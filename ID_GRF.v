==> flow/design.v <==
`timescale 1ns / 1ps
module ID_GRF(
    input clk,
    input reset,
    input RegWrite,
    input [4:0] A1,
    input [4:0] A2,
    input [4:0] A3,
    input [31:0] WD,
    input[31:0] PC,
    input[31:0] instr,
    output [31:0] RD1,
    output [31:0] RD2,
    input [31:0] fd
    );
    reg[31:0] Regs[31:0];
    wire FwdA1,FwdA2;
    assign FwdA1 = (A1==A3)&&A3;
    assign FwdA2 = (A2==A3)&&A3;
    assign RD1 =(FwdA1&&RegWrite)?WD:Regs[A1];
    assign RD2 =(FwdA2&&RegWrite)?WD:Regs[A2];
    initial begin
        for(reg[31:0] i=0;i<32;i=i+1)begin
                Regs[i]<=0;
        end
    end
    always @(posedge clk ) begin 
        if(reset) begin
            for(reg[31:0] i=0;i<32;i=i+1)begin
                Regs[i]<=0;
            end
        end else if(RegWrite) begin
            if(A3)begin
                Regs[A3]<=WD;
            end 
        end
    end
endmodule
Reports on ID_GRF. The steps from the RTL of ID_GRF to its reports follow in flow order. Lines are those of the file above, counted from 1. Library cell names are shortened. A cell with - has no value.

Top module: ID_GRF. Clock input: clk. Cell library: sky130hd. Corner: tt_025C_1v80.

After elaboration. Yosys after proc, flatten, opt, wreduce and memory -nomap, before mapping. Enables and synchronous resets that opt folds into registers are not counted as muxes. Memory bits, and registers merged into a memory's read port (data or address), are not among the register bits. Print and check cells are not counted. Equal cells are merged and count once. Memory sizes are those after Yosys's memory passes, which may raise the word count (mostly to a power of two), join words into wider ones and drop unused or constant bits.

The entry for register bits reads 0. The figure for memory bits (writable) is 1024. Under memory cells stands 1. The figure for input port bits is 146. Under output and inout port bits stands 64. The entry for cells after elaboration reads 20.

Equality and inequality tests: 2. The entry for muxes and demuxes reads 12. Under reduce/logical cells stands 5.

Memory list: Regs (words 32, width 32, RTL line 16) `reg[31:0] Regs[31:0];`.

Operators with widths (number): 32-bit two-way mux (5); 5-bit two-way mux (3); 1-bit by 5-bit logical AND with 1-bit output (2); 5-bit equality test (2); 5-bit nonzero test (1); 1-bit two-way mux (4); 1-bit logical AND (2).

Logic depth. Depth = most cells in a row (Yosys ltp): at word level without a register or memory, in the mapped netlist without a sequential cell, where the memories' decode and read muxes count.

For depth after elaboration the number is 4. ABC_AREA: 0. Mapped depth: 8. The figure for gate-level depth less buffers is 5.

After synthesis. Yosys stat after the flow's synthesis: flattened, memories mapped to cells. It holds for the ABC_AREA given above (unset counts as 0); a run with the other value may have another netlist.

The entry for mapped cells reads 3494. For chip area (Yosys) the number is 54339.6 um2. Flip-flops: 1024. Under buffer cells stands 387.

Cell types (number): edfxtp_1 (1024); mux4_2 (436); and2_1 (992); mux4_1 (72); o22ai_1 (248); clkbuf_1 (223); buf_2 (107); or4_1 (63); buf_12 (20); o21ai_1 (62); buf_6 (25); nand2_1 (69); or2_2 (24); nor2_1 (31); mux2i_1 (11); nand3b_1 (12); buf_8 (5); xnor2_1 (6).

Not listed: further types 24, cells in them 64.

Worst setup path after synthesis. Path of least setup slack by OpenSTA after synthesis, without wires, with an ideal clock, recovery checks aside; 20% of the period is set as input and as output delay. Where synthesis merged equal registers, the netlist keeps one of their names.

Path type: in2out. Start point: input port A2[0]. End point: output port RD2[30]. For period the number is 5.02 ns. The figure for input delay is 1.004 ns. For external output delay the number is 1.004 ns. Under launch time at the first pin stands 1.004 ns. The figure for arrival is 2.539 ns. The figure for setup slack is 1.477 ns. The figure for path delay is 1.535 ns. The figure for stages is 7. The figure for synthesis period reached is 3.543 ns.

"path delay" = arrival - input delay + setup time. At an output port there is no setup time. "stages" counts driving pins, that of a launching flip-flop among them; a cell with two outputs on the path counts twice. "synthesis period reached" = period - worst setup slack (recovery checks aside). The figure is calculated, with input and output delays left at 20% of the set period. The rows between start and end are the longest chain of elaborated cells between them; the timing report does not say that the signal goes this way. Where chains are equally long, one stands for them. Each line given opens the expression or statement behind the cell; cells for indexed reads and writes are added by Yosys, which also makes memories of some case tables.

Cells stage by stage: buf_6 -> buf_6 -> buf_4 -> mux4_2 -> o2111ai_1 -> nor4bb_1 -> nor3_1. Length of the longest elaborated chain: 4. The figure for elaborated cells on any way between the ends is 5. Under source lines of those cells stands 3. Those cells by class: 1 x eq/ne; 1 x mux; 2 x reduce/logical; 1 x memory.

RTL lines, path after synthesis: from (decl) (RTL line 7) `input [4:0] A2,`; 5-bit equality test (RTL line 19) `assign FwdA2 = (A2==A3)&&A3;`; 1-bit by 5-bit logical AND with 1-bit output (RTL line 19); 1-bit logical AND (RTL line 21) `assign RD2 =(FwdA2&&RegWrite)?WD:Regs[A2];`; 32-bit two-way mux (RTL line 21); to (decl) (RTL line 13) `output [31:0] RD2,`.

Worst path after layout. From the final timing report of entry A: the path of least setup slack in the routed layout; clock arrival at registers is part of the times.

Path type: in2out. Start point: input port A1[0]. End point: output port RD1[23]. For period the number is 3.56 ns. The figure for input delay is 0.71 ns. For external output delay the number is 0.71 ns. Under launch time at the first pin stands 0.71 ns. The figure for arrival is 2.65 ns. The figure for setup slack is 0.20 ns. The figure for stages is 9.

The rows between start and end are the longest chain of elaborated cells between them; the timing report does not say that the signal goes this way. Where chains are equally long, one stands for them.

Cells stage by stage: buf_16 -> buf_16 -> buf_16 -> buf_12 -> mux4_2 -> o22ai_2 -> or4_1 -> o21ai_1 -> buf_2. Length of the longest elaborated chain: 4. The figure for elaborated cells on any way between the ends is 5. Under source lines of those cells stands 3. Those cells by class: 1 x eq/ne; 1 x mux; 2 x reduce/logical; 1 x memory.

RTL lines, path after layout: from (decl) (RTL line 6) `input [4:0] A1,`; 5-bit equality test (RTL line 18) `assign FwdA1 = (A1==A3)&&A3;`; 1-bit by 5-bit logical AND with 1-bit output (RTL line 18); 1-bit logical AND (RTL line 20) `assign RD1 =(FwdA1&&RegWrite)?WD:Regs[A1];`; 32-bit two-way mux (RTL line 20); to (decl) (RTL line 12) `output [31:0] RD1,`.

==> results <==
ID_GRF through Yosys and OpenROAD on sky130hd: 2 stored runs, unordered, with their settings and measured results. The constraints put input and output delay at 20% of the set period each and load the outputs with 0.01 pF. By "period achieved" is meant the clock period of the run minus its worst setup slack. This is arithmetic on one report: input and output delays are still those of the set period (20% each). "time used up by the worst setup path" = time allowed to the worst setup path (clock period - input delay - output delay, where it has them) - its slack; a late launch clock adds to it, a late capture clock takes from it. "power" rests on the timing tool's default activity at the inputs, not on a simulated workload.

Entry A has these settings: period_ns 3.56; CORE_UTILIZATION 59; SETUP_SLACK_MARGIN 0.4; PLACE_DENSITY_LB_ADDON 0.01; CELL_PAD_IN_SITES_GLOBAL_PLACEMENT 1; GPL_TIMING_DRIVEN 1; CTS_CLUSTER_DIAMETER 98; CAP_MARGIN 20; CORE_MARGIN 2; SLEW_MARGIN 20. For the setup slack of the worst path the run shows 0.197 ns. The period achieved stands at 3.363 ns. The time used up by the worst setup path stands at 1.94 ns. Type of the worst setup path: in2out. The measured post-route worst hold slack is 0.473 ns. The power is 30.104 mW. For the die outline area the run shows 94544.0 um2. For the total negative slack the run shows 0.000 ns. The utilization after routing reads 73.2%. The standard-cell area after layout comes to 66993.0 um2. The synthesis area comes to 54339.6 um2.

Entry B has these settings: period_ns 4.39; CORE_UTILIZATION 40; PLACE_DENSITY 0.68; CELL_PAD_IN_SITES_DETAIL_PLACEMENT 1; GPL_TIMING_DRIVEN 1; GPL_ROUTABILITY_DRIVEN 0; CTS_CLUSTER_DIAMETER 163; CAP_MARGIN 20; CORE_MARGIN 2; SLEW_MARGIN 20. The utilization after routing reads 47.0%. The period achieved stands at 4.337 ns. The standard-cell area after layout comes to 63463.4 um2. For the die outline area the run shows 138812.0 um2. For the total negative slack the run shows 0.000 ns. The synthesis area comes to 54339.6 um2. The time used up by the worst setup path stands at 2.58 ns. Type of the worst setup path: in2out. The power is 23.564 mW. The measured post-route worst hold slack is 0.626 ns. For the setup slack of the worst path the run shows 0.053 ns.
